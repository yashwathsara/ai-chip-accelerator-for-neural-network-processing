==> flow/design.v <==
`timescale 1ns / 1ps
module pooling_unit #(
    parameter int DATA_WIDTH = 8,
    parameter int KERNEL_SIZE = 2
)(
    input  logic                     clk,
    input  logic                     reset,
    input  logic                     s_axis_tvalid,
    output logic                     s_axis_tready,
    input  logic [DATA_WIDTH-1:0]    s_axis_tdata,
    input  logic                     s_axis_tlast,
    input  logic                     pool_type,
    output logic                     m_axis_tvalid,
    input  logic                     m_axis_tready,
    output logic [DATA_WIDTH-1:0]    m_axis_tdata,
    output logic                     m_axis_tlast
);
    (* ram_style = "block", keep = "true" *)
    logic [DATA_WIDTH-1:0] pool_window [0:KERNEL_SIZE*KERNEL_SIZE-1];
    logic [$clog2(KERNEL_SIZE*KERNEL_SIZE)-1:0] write_ptr;
    logic [$clog2(KERNEL_SIZE*KERNEL_SIZE):0] count;
    logic valid_reg, last_reg;
    logic [DATA_WIDTH-1:0] max_val, avg_val;
    logic [DATA_WIDTH+$clog2(KERNEL_SIZE*KERNEL_SIZE)-1:0] sum;
    assign s_axis_tready = (count < KERNEL_SIZE*KERNEL_SIZE);
    assign m_axis_tvalid = valid_reg;
    assign m_axis_tlast  = last_reg;
    always_comb begin
        max_val = pool_window[0];
        sum = '0;
        for (int j = 0; j < KERNEL_SIZE*KERNEL_SIZE; j++) begin
            if (pool_window[j] > max_val)
                max_val = pool_window[j];
            sum += pool_window[j];
        end
        avg_val = sum >> $clog2(KERNEL_SIZE*KERNEL_SIZE);
    end
    always_ff @(posedge clk or posedge reset) begin
        if (reset) begin
            count     <= 0;
            write_ptr <= 0;
            valid_reg <= 0;
            last_reg  <= 0;
            m_axis_tdata <= 0;
            for (int i = 0; i < KERNEL_SIZE*KERNEL_SIZE; i++) begin
                pool_window[i] <= 0;
            end
        end else begin
            if (s_axis_tvalid && s_axis_tready) begin
                pool_window[write_ptr] <= s_axis_tdata;
                write_ptr <= write_ptr + 1;
                if (count == KERNEL_SIZE*KERNEL_SIZE - 1) begin
                    m_axis_tdata <= (pool_type == 0) ? max_val : avg_val;
                    valid_reg    <= 1;
                    last_reg     <= s_axis_tlast;
                    count        <= 0;
                    write_ptr    <= 0;
                end else begin
                    count     <= count + 1;
                    valid_reg <= 0;
                end
            end else if (m_axis_tvalid && m_axis_tready) begin
                valid_reg <= 0;
            end
        end
    end
endmodule
# From RTL to reports: pooling_unit

Tool output for the design above, in the order of the flow.
Line numbers count from 1 in the design file above.
Operators carry their Yosys type and port widths (W data, S select, Z words).
A cell with -- has no value.

Top module: pooling_unit
Clock input: clk
Library: sky130hd
Timing corner: tt_025C_1v80

# Elaborated design

Source: Yosys, flattened and elaborated. Widths are those after wreduce. Registers that Yosys merges into a memory's read port (data or address) are not register bits. Print and check cells do not count. Equal cells are merged and count once.

Flip-flop bits (word level): 47
Output and inout port bits: 11
Elaborated cells: 40

Add/subtract/negate cells: 5
Magnitude comparators: 4
Equal/unequal tests: 4
Multiplexer cells: 9
Reduce/logical cells: 9

Operators with widths:

| operator              | count |
| $mux W8               | 4 |
| $gt A8 B8 Y1          | 3 |
| $add A10 B8 Y10       | 1 |
| $reduce_and A2 Y1     | 5 |
| $add A9 B8 Y10        | 1 |
| $add A8 B8 Y9         | 1 |
| $eq A2 B2 Y1 const B  | 2 |
| $add A3 B1 Y3 const B | 1 |
| $eq A3 B2 Y1 const B  | 1 |
| $lt A3 B3 Y1 const B  | 1 |
| $mux W3               | 1 |
| $mux W1               | 3 |
| $logic_and A1 B1 Y1   | 2 |
| $add A2 B1 Y2 const B | 1 |
| $eq A2 B1 Y1 const B  | 1 |
| $logic_not A2 Y1      | 1 |
| $reduce_bool A2 Y1    | 1 |
| $mux W2               | 1 |

# Logic depth

Depth = most cells in a row (Yosys ltp): at word level without a register or memory, in the mapped netlist without a sequential cell, where the memories' decode and read muxes count.

Depth after elaboration: 7
ABC_AREA: 0
Mapped depth: 25
Depth with buffers taken out: 25

# After synthesis

Source: synth_stat.txt of the flow (Yosys; design flattened, memories mapped). It holds for the ABC_AREA given above (unset counts as 0); a run with the other value may have another netlist.
The area totals of this step are shown rounded.

Cell types:

| cell                       | count |
| sky130_fd_sc_hd__dfrtp_1   | 47 |
| sky130_fd_sc_hd__ha_1      | 35 |
| sky130_fd_sc_hd__mux2_2    | 32 |
| sky130_fd_sc_hd__fa_1      | 16 |
| sky130_fd_sc_hd__inv_1     | 27 |
| sky130_fd_sc_hd__mux2_4    | 6 |
| sky130_fd_sc_hd__a21oi_1   | 17 |
| sky130_fd_sc_hd__mux2i_1   | 7 |
| sky130_fd_sc_hd__nand2_1   | 18 |
| sky130_fd_sc_hd__o21ai_0   | 13 |
| sky130_fd_sc_hd__nor2_1    | 11 |
| sky130_fd_sc_hd__a211oi_1  | 5 |
| sky130_fd_sc_hd__a21o_1    | 5 |
| sky130_fd_sc_hd__xnor2_1   | 4 |
| sky130_fd_sc_hd__a21oi_4   | 2 |
| sky130_fd_sc_hd__nand4bb_4 | 1 |
| sky130_fd_sc_hd__a211oi_2  | 2 |
| sky130_fd_sc_hd__nand3_1   | 5 |

Other cell types: 33; their cells: 56.

Standard cells after synthesis: 309
Synthesis area: 3400 µm²
Area of sequential cells: 1200 µm²
Flip-flop cells: 47
Buffers: 5

# Worst setup path after synthesis

Source: OpenSTA report_checks on the synthesized netlist (no wires, ideal clock, input and output delay 20% of the period each), path of least setup slack; recovery checks are left aside. Register names are those of the netlist, which keeps one name where synthesis merged equal registers.

Path type: register to register
Start: register pool_window[0][1]
End: register m_axis_tdata[5]
Period: 5.95 ns
Library setup time: 0.147 ns
Launch time at the first pin: 0.000 ns
Data arrival time: 4.868 ns
Required time: 5.803 ns
Setup slack: 0.935 ns
Delay of the path: 5.015 ns
Driving pins on the path: 22
Synthesis period reached: 5.015 ns

"delay of the path" = arrival - input delay + setup time.
"driving pins on the path" counts driving pins, that of a launching flip-flop among them; a cell with two outputs on the path counts twice.
"synthesis period reached" is the clock period less the worst setup slack; recovery checks do not enter. This is arithmetic on one report: input and output delays are still those of the set period (20% each).
Between the ends stands the longest chain of elaborated cells between them, by number of cells; it is not shown to be the way that was timed. Of several equally long chains one is given.
Each line given opens the expression or statement behind the cell; cells for indexed reads and writes are added by Yosys, which also makes memories of some case tables.

Path through: sky130_fd_sc_hd__dfrtp_1 > sky130_fd_sc_hd__inv_1 > sky130_fd_sc_hd__ha_1 > sky130_fd_sc_hd__nor2b_1 > sky130_fd_sc_hd__o211a_1 > sky130_fd_sc_hd__o21a_1 > sky130_fd_sc_hd__a21oi_4 > sky130_fd_sc_hd__mux2i_1 > sky130_fd_sc_hd__ha_1 > sky130_fd_sc_hd__nand4_1 > sky130_fd_sc_hd__nor2_1 > sky130_fd_sc_hd__o21ai_0 > sky130_fd_sc_hd__nand4bb_4 > sky130_fd_sc_hd__a21oi_4 > sky130_fd_sc_hd__mux2_4 > sky130_fd_sc_hd__ha_1 > sky130_fd_sc_hd__a21o_1 > sky130_fd_sc_hd__a21oi_1 > sky130_fd_sc_hd__a31oi_1 > sky130_fd_sc_hd__o31ai_2 > sky130_fd_sc_hd__nor3b_2 > sky130_fd_sc_hd__a22oi_1
Cells in the longest elaborated chain: 7

RTL lines, path post-synthesis:

| element            | RTL line | text |
| start: declaration | 19       | `logic [DATA_WIDTH-1:0] pool_window [0:KERNEL_SIZE*KERNEL_SIZE-1];` |
| start: assignment  | 46       | `pool_window[i] <= 0;` |
| start: assignment  | 50       | `pool_window[write_ptr] <= s_axis_tdata;` |
| $gt A8 B8 Y1       | 32       | `if (pool_window[j] > max_val)` |
| $mux W8            | 32       |  |
| $gt A8 B8 Y1       | 32       |  |
| $mux W8            | 32       |  |
| $gt A8 B8 Y1       | 32       |  |
| $mux W8            | 32       |  |
| $mux W8            | 53       | `m_axis_tdata <= (pool_type == 0) ? max_val : avg_val;` |
| end: assignment    | 44       | `m_axis_tdata <= 0;` |
| end: assignment    | 53       |  |
| end: declaration   | 15       | `output logic [DATA_WIDTH-1:0]    m_axis_tdata,` |

# Path in the finished layout

Path of least setup slack in the final report of job 1 (OpenROAD, finished layout, wires in). Where an end is a register, its clock arrival counts in the times.

Path type: register to register
Start: register pool_window[0][1]
End: register m_axis_tdata[6]
Period: 4.34 ns
Library setup time: 0.07 ns
Launch time at the first pin: 0.29 ns
Data arrival time: 5.11 ns
Required time: 4.56 ns
Setup slack: -0.55 ns
Driving pins on the path: 28

Between the ends stands the longest chain of elaborated cells between them, by number of cells; it is not shown to be the way that was timed. Of several equally long chains one is given.

Path through: sky130_fd_sc_hd__dfrtp_1 > sky130_fd_sc_hd__inv_2 > sky130_fd_sc_hd__ha_4 > sky130_fd_sc_hd__nor2b_1 > sky130_fd_sc_hd__o211a_1 > sky130_fd_sc_hd__o21a_1 > sky130_fd_sc_hd__a21oi_4 > sky130_fd_sc_hd__buf_12 > sky130_fd_sc_hd__mux2i_4 > sky130_fd_sc_hd__ha_4 > sky130_fd_sc_hd__a21o_1 > sky130_fd_sc_hd__a21o_1 > sky130_fd_sc_hd__a21oi_2 > sky130_fd_sc_hd__a21oi_2 > sky130_fd_sc_hd__o21ai_2 > sky130_fd_sc_hd__a21oi_4 > sky130_fd_sc_hd__buf_12 > sky130_fd_sc_hd__buf_4 > sky130_fd_sc_hd__mux2_4 > sky130_fd_sc_hd__ha_1 > sky130_fd_sc_hd__o21ai_1 > sky130_fd_sc_hd__a31oi_2 > sky130_fd_sc_hd__o31ai_4 > sky130_fd_sc_hd__buf_4 > sky130_fd_sc_hd__o31ai_1 > sky130_fd_sc_hd__a21oi_1 > sky130_fd_sc_hd__a21oi_1 > sky130_fd_sc_hd__a21oi_1
Cells in the longest elaborated chain: 7

RTL lines, path after layout:

| element            | RTL line | text |
| start: declaration | 19       | `logic [DATA_WIDTH-1:0] pool_window [0:KERNEL_SIZE*KERNEL_SIZE-1];` |
| start: assignment  | 46       | `pool_window[i] <= 0;` |
| start: assignment  | 50       | `pool_window[write_ptr] <= s_axis_tdata;` |
| $gt A8 B8 Y1       | 32       | `if (pool_window[j] > max_val)` |
| $mux W8            | 32       |  |
| $gt A8 B8 Y1       | 32       |  |
| $mux W8            | 32       |  |
| $gt A8 B8 Y1       | 32       |  |
| $mux W8            | 32       |  |
| $mux W8            | 53       | `m_axis_tdata <= (pool_type == 0) ? max_val : avg_val;` |
| end: assignment    | 44       | `m_axis_tdata <= 0;` |
| end: assignment    | 53       |  |
| end: declaration   | 15       | `output logic [DATA_WIDTH-1:0]    m_axis_tdata,` |

Add stored flow runs of pooling_unit

Below are 2 stored runs of the flow (Yosys, OpenROAD; platform sky130hd) on pooling_unit, each with its settings and what was measured, unordered. Constraints: input delay and output delay 20% of the set period each, output load 0.01 pF.
"reached clock period" means the clock period less the worst setup slack. The figure is calculated, with input and output delays left at 20% of the set period.
"critical path time": the worst setup path's part of the clock period (all of it between registers, 20% less for each end at a port) less its slack. A launch clock that arrives late makes it longer, a capture clock that arrives late makes it shorter.
Measured values are rounded.
Among the settings, . means not set for that run.

| setting or result                      | job 1                | job 2                |
| period_ns                              | 4.34                 | 8.63                 |
| CORE_UTILIZATION                       | 26                   | 33                   |
| SETUP_SLACK_MARGIN                     | -0.05                | 2.02                 |
| MIN_ROUTING_LAYER                      | met1                 | met2                 |
| CAP_MARGIN                             | 20                   | 20                   |
| CORE_MARGIN                            | 2                    | 2                    |
| SLEW_MARGIN                            | 20                   | 35                   |
| PLACE_DENSITY                          | .                    | 0.81                 |
| CORE_ASPECT_RATIO                      | .                    | 1.33                 |
| CELL_PAD_IN_SITES_GLOBAL_PLACEMENT     | .                    | 1                    |
| CELL_PAD_IN_SITES_DETAIL_PLACEMENT     | .                    | 1                    |
| TNS_END_PERCENT                        | .                    | 50                   |
| summed negative setup slack (ns)       | -4.0                 | 0.000                |
| synthesized cell area (µm²)            | 3400                 | 3400                 |
| critical path time (ns)                | 4.89                 | 5.98                 |
| critical path type                     | register to register | register to register |
| setup slack of the critical path (ns)  | -0.55                | 2.7                  |
| utilization of the finished layout (%) | 36                   | 39                   |
| reached clock period (ns)              | 4.888                | 5.978                |
| die size (µm²)                         | 14000                | 11000                |
| standard-cell area after routing (µm²) | 4700                 | 4000                 |
| post-route worst hold slack (ns)       | 0.40                 | 0.42                 |
