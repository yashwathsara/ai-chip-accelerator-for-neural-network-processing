==> flow/design.v <==
`timescale 1ns/1ps
module config_registers #(
    parameter ADDR_WIDTH = 5,
    parameter DATA_WIDTH = 32
)(
    input  logic                  clk,
    input  logic                  reset,
    input  logic [ADDR_WIDTH-1:0]  reg_addr,
    input  logic                   reg_write,
    input  logic [DATA_WIDTH-1:0]  reg_wdata,
    input  logic                   reg_read,
    input  logic [DATA_WIDTH/8-1:0] reg_wstrb,  
    output logic [DATA_WIDTH-1:0]  reg_rdata,
    output logic                   reg_ready,
    output logic [DATA_WIDTH-1:0]  cfg_enable,
    output logic [DATA_WIDTH-1:0]  cfg_mode,
    output logic [DATA_WIDTH-1:0]  cfg_threshold,
    output logic [DATA_WIDTH-1:0]  cfg_status
);
    localparam NUM_REGS = 32;
    localparam REG_ENABLE    = 0;
    localparam REG_MODE      = 1;
    localparam REG_THRESHOLD = 2;
    localparam REG_STATUS    = 3;
    logic [DATA_WIDTH-1:0] registers [0:NUM_REGS-1];
    logic reg_ready_d;
    always_ff @(posedge clk or posedge reset) begin
        if (reset) begin
            registers[REG_ENABLE]    <= 32'b0;
            registers[REG_MODE]      <= 32'b0;
            registers[REG_THRESHOLD] <= 32'd10;
            registers[REG_STATUS]    <= 32'b0;
            for (int i = 4; i < NUM_REGS; i++) begin
                registers[i] <= 32'b0;
            end
            reg_ready <= 0;
        end else begin
            reg_ready <= reg_ready_d;
            if (reg_write && reg_addr < NUM_REGS) begin
                for (int i = 0; i < 4; i++) begin
                    if (reg_wstrb[i]) begin
                        registers[reg_addr][8*i +: 8] <= reg_wdata[8*i +: 8];
                    end
                end
            end
        end
    end
    always_ff @(posedge clk or posedge reset) begin
        if (reset) begin
            reg_rdata <= 32'b0;
        end else if (reg_read && reg_addr < NUM_REGS) begin
            reg_rdata <= registers[reg_addr];
        end
    end
    always_comb begin
        reg_ready_d = (reg_write || reg_read) ? 1'b1 : 1'b0;
    end
    always_ff @(posedge clk) begin
        if (!reset && reg_write && reg_addr == REG_ENABLE) begin
        end
    end
    assign cfg_enable    = registers[REG_ENABLE];
    assign cfg_mode      = registers[REG_MODE];
    assign cfg_threshold = registers[REG_THRESHOLD];
    assign cfg_status    = registers[REG_STATUS];
endmodule
# Reports on config_registers
# What the tools print for config_registers, step after step.
# Line numbers count from 1 in the design file above.
# Operators carry their Yosys type and port widths (W data, S select, Z words).
# A cell with - has no value.
[setup] design="config_registers" clock="clk" lib="sky130hd" lib_corner="tt_025C_1v80"

# Word level
# Counts by Yosys on the flattened word-level netlist (proc, flatten, opt, wreduce). Print and check cells are left out. Cells with the same type and inputs are merged into one.
[word_totals] reg_bits=1057 inputBits=45 output_inout_bits=161 elab_cells=296
[classes] compare=1 eq_ne=31 muxes=2 reduce_logical=132
[ops] operator="$pmux W32 S32" count=1
[ops] operator="$reduce_and A3 Y1" count=128
[ops] operator="$eq A5 B5 Y1 const B" count=16
[ops] operator="$eq A5 B4 Y1 const B" count=8
[ops] operator="$eq A5 B3 Y1 const B" count=4
[ops] operator="$eq A5 B2 Y1 const B" count=2
[ops] operator="$lt A5 B6 Y1 const B" count=1
[ops] operator="$eq A5 B1 Y1 const B" count=1
[ops] operator="$logic_not A5 Y1" count=1
[ops] operator="$logic_and A1 B1 Y1" count=2
[ops] operator="$logic_or A1 B1 Y1" count=1
[ops] operator="$mux W1" count=1

# Logic depth
# Yosys ltp: most cells in a row. Word level: on the elaborated netlist, between registers, memories and ports. Mapped: between sequential cells and ports; inverters and the memories' decode and read muxes count.
[depth] word_depth=3 ABC_AREA=0 depth_mapped=10 mapped_depth_nobuf=6

# Synthesis result
# The flow's flattened synthesis, as Yosys stat reports it; memories are mapped. The netlist is that of the ABC_AREA named above (0 if unset); the other value can give another one.
# The area totals of this step are shown rounded.
[by_type] cell_type="sky130_fd_sc_hd__dfrtp_1" count=1055 type_area_um2=2.64E+04
[by_type] cell_type="sky130_fd_sc_hd__mux2_2" count=1029 type_area_um2=1.16E+04
[by_type] cell_type="sky130_fd_sc_hd__a22oi_1" count=408 type_area_um2=3.06E+03
[by_type] cell_type="sky130_fd_sc_hd__nand2_1" count=177 type_area_um2=664.387
[by_type] cell_type="sky130_fd_sc_hd__clkbuf_1" count=144 type_area_um2=540.518
[by_type] cell_type="sky130_fd_sc_hd__nor2_2" count=85 type_area_um2=531.76
[by_type] cell_type="sky130_fd_sc_hd__buf_2" count=80 type_area_um2=400.384
[by_type] cell_type="sky130_fd_sc_hd__nand4_1" count=50 type_area_um2=312.8
[by_type] cell_type="sky130_fd_sc_hd__a21oi_1" count=49 type_area_um2=245.235
[by_type] cell_type="sky130_fd_sc_hd__nor2_1" count=61 type_area_um2=228.97
[by_type] cell_type="sky130_fd_sc_hd__nand3_1" count=42 type_area_um2=210.202
[by_type] cell_type="sky130_fd_sc_hd__o21ai_0" count=39 type_area_um2=195.187
[by_type] cell_type="sky130_fd_sc_hd__nor2_4" count=17 type_area_um2=191.434
[by_type] cell_type="sky130_fd_sc_hd__nor3_1" count=34 type_area_um2=170.163
[by_type] cell_type="sky130_fd_sc_hd__nor4_1" count=23 type_area_um2=143.888
[by_type] cell_type="sky130_fd_sc_hd__and3_1" count=20 type_area_um2=125.12
[by_type] cell_type="sky130_fd_sc_hd__a222oi_1" count=12 type_area_um2=120.115
[by_type] cell_type="sky130_fd_sc_hd__or3_1" count=16 type_area_um2=100.096
# Other cell types: 45; their cells: 137.
[mapped] stdcells=3478 synth_area_mm2=0.0463 sequential_area_mm2=0.0265 ff_cells=1057 buf_cells=241

# Path before layout
# OpenSTA on the mapped netlist: ideal clock, no wires. The path of least setup slack (recovery checks aside). Input and output delay are each 20% of the period. Register names are those of the netlist, which keeps one name where synthesis merged equal registers.
[synth_path] path_type="input-to-reg" start="in reg_addr[3]" end="reg registers[18][0]" period_ps=2660 in_delay_ps=532 setup_ps=125 t_first_pin_ps=532 t_arrival_ps=2118 required_time_ps=2535 setup_slack_ps=417 delay_ps=1711 path_stages=7 n_path_buf=3 period_less_setup_slack_ps=2243
# "delay_ps" is the arrival time less input delay plus setup time.
# "path_stages" counts driving pins, that of a launching flip-flop among them; a cell with two outputs on the path counts twice.
# "period_less_setup_slack_ps" is the clock period less the worst setup slack; recovery checks do not enter. This is arithmetic on one report: input and output delays are still those of the set period (20% each).
# Between the ends stands the longest chain of elaborated cells between them, by number of cells; it is not shown to be the way that was timed. Of several equally long chains one is given.
# Each line given opens the expression or statement behind the cell; cells for indexed reads and writes are added by Yosys, which also makes memories of some case tables.
[synth_via] path_cell_list="sky130_fd_sc_hd__buf_2 sky130_fd_sc_hd__buf_2 sky130_fd_sc_hd__and2b_1 sky130_fd_sc_hd__buf_2 sky130_fd_sc_hd__nand2_1 sky130_fd_sc_hd__nor2_4 sky130_fd_sc_hd__mux2_2" elab_chain_len=3 cone_cells=4 cone_classes="compare (1); eq/ne (1); reduce/logical (2)"
[synth_rtl] item="start: declaration" line_no=8 text="input  logic [ADDR_WIDTH-1:0]  reg_addr,"
[synth_rtl] item="$lt A5 B6 Y1" line_no=39 text="if (reg_write && reg_addr < NUM_REGS) begin"
[synth_rtl] item="$logic_and A1 B1 Y1" line_no=39
[synth_rtl] item="$reduce_and A3 Y1"
[synth_rtl] item="end: assignment" line_no=34 text="registers[i] <= 32'b0;"
[synth_rtl] item="end: assignment" line_no=42 text="registers[reg_addr][8*i +: 8] <= reg_wdata[8*i +: 8];"
[synth_rtl] item="end: declaration" line_no=25 text="logic [DATA_WIDTH-1:0] registers [0:NUM_REGS-1];"

# Worst path after layout
# Path of least setup slack in the final report of flow run 1 (OpenROAD, finished layout, wires in). Where an end is a register, its clock arrival counts in the times.
# The path's times are printed in steps of 10 ps; the period is the one set.
[layout_path] path_type="input-to-reg" start="in reg_addr[2]" end="reg reg_rdata[6]" period_ps=2370 in_delay_ps=470 setup_ps=80 t_first_pin_ps=470 t_arrival_ps=2970 required_time_ps=2980 setup_slack_ps=10 path_stages=11 n_path_buf=5
# Between the ends stands the longest chain of elaborated cells between them, by number of cells; it is not shown to be the way that was timed. Of several equally long chains one is given.
[layout_via] path_cell_list="sky130_fd_sc_hd__clkdlybuf4s50_1 sky130_fd_sc_hd__buf_12 sky130_fd_sc_hd__nand3b_1 sky130_fd_sc_hd__buf_4 sky130_fd_sc_hd__nor2_4 sky130_fd_sc_hd__buf_4 sky130_fd_sc_hd__buf_4 sky130_fd_sc_hd__a22oi_1 sky130_fd_sc_hd__nand2_1 sky130_fd_sc_hd__nor3_1 sky130_fd_sc_hd__a21oi_1" elab_chain_len=2 cone_cells=35 cone_classes="compare (1); eq/ne (31); mux (1); reduce/logical (2)"
[layout_rtl] item="start: declaration" line_no=8 text="input  logic [ADDR_WIDTH-1:0]  reg_addr,"
[layout_rtl] item="$lt A5 B6 Y1" line_no=51 text="end else if (reg_read && reg_addr < NUM_REGS) begin"
[layout_rtl] item="$logic_and A1 B1 Y1" line_no=51
[layout_rtl] item="end: assignment" line_no=50 text="reg_rdata <= 32'b0;"
[layout_rtl] item="end: assignment" line_no=52 text="reg_rdata <= registers[reg_addr];"
[layout_rtl] item="end: declaration" line_no=13 text="output logic [DATA_WIDTH-1:0]  reg_rdata,"

# 2 stored runs of config_registers in the flow (synthesis by Yosys, layout by OpenROAD, sky130hd cells), in arbitrary order. Constraints: input delay and output delay 20% of the set period each, output load 0.01 pF.
# "achievedPeriod_ps": clock period set for the run, less the worst setup slack. It is reckoned from that one timing run; input and output delays stay at 20% of the period that was set.
# The results are shown rounded.
run="flow run 1" settings period_ns=2.37 CORE_UTILIZATION=56 PLACE_DENSITY_LB_ADDON=0.13 CORE_MARGIN=9 CELL_PAD_IN_SITES_GLOBAL_PLACEMENT=2 ABC_AREA=0 GPL_TIMING_DRIVEN=1 CTS_CLUSTER_SIZE=34 MIN_ROUTING_LAYER="met1" CAP_MARGIN=20 SLEW_MARGIN=20
run="flow run 1" results synthesis_area_mm2=0.0463 total_die_area_mm2=0.0934 final_util_pct=72.0 fin_ws_ps=10 final_setup_tns_ps=0 achievedPeriod_ps=2360
run="flow run 2" settings period_ns=2.43 CORE_UTILIZATION=29 PLACE_DENSITY=0.85 CTS_CLUSTER_DIAMETER=189 CAP_MARGIN=15 MAX_ROUTING_LAYER="met4" CORE_MARGIN=2 SLEW_MARGIN=20
run="flow run 2" results synthesis_area_mm2=0.0463 total_die_area_mm2=0.163 final_util_pct=37.8 fin_ws_ps=-24 final_setup_tns_ps=-32 achievedPeriod_ps=2454
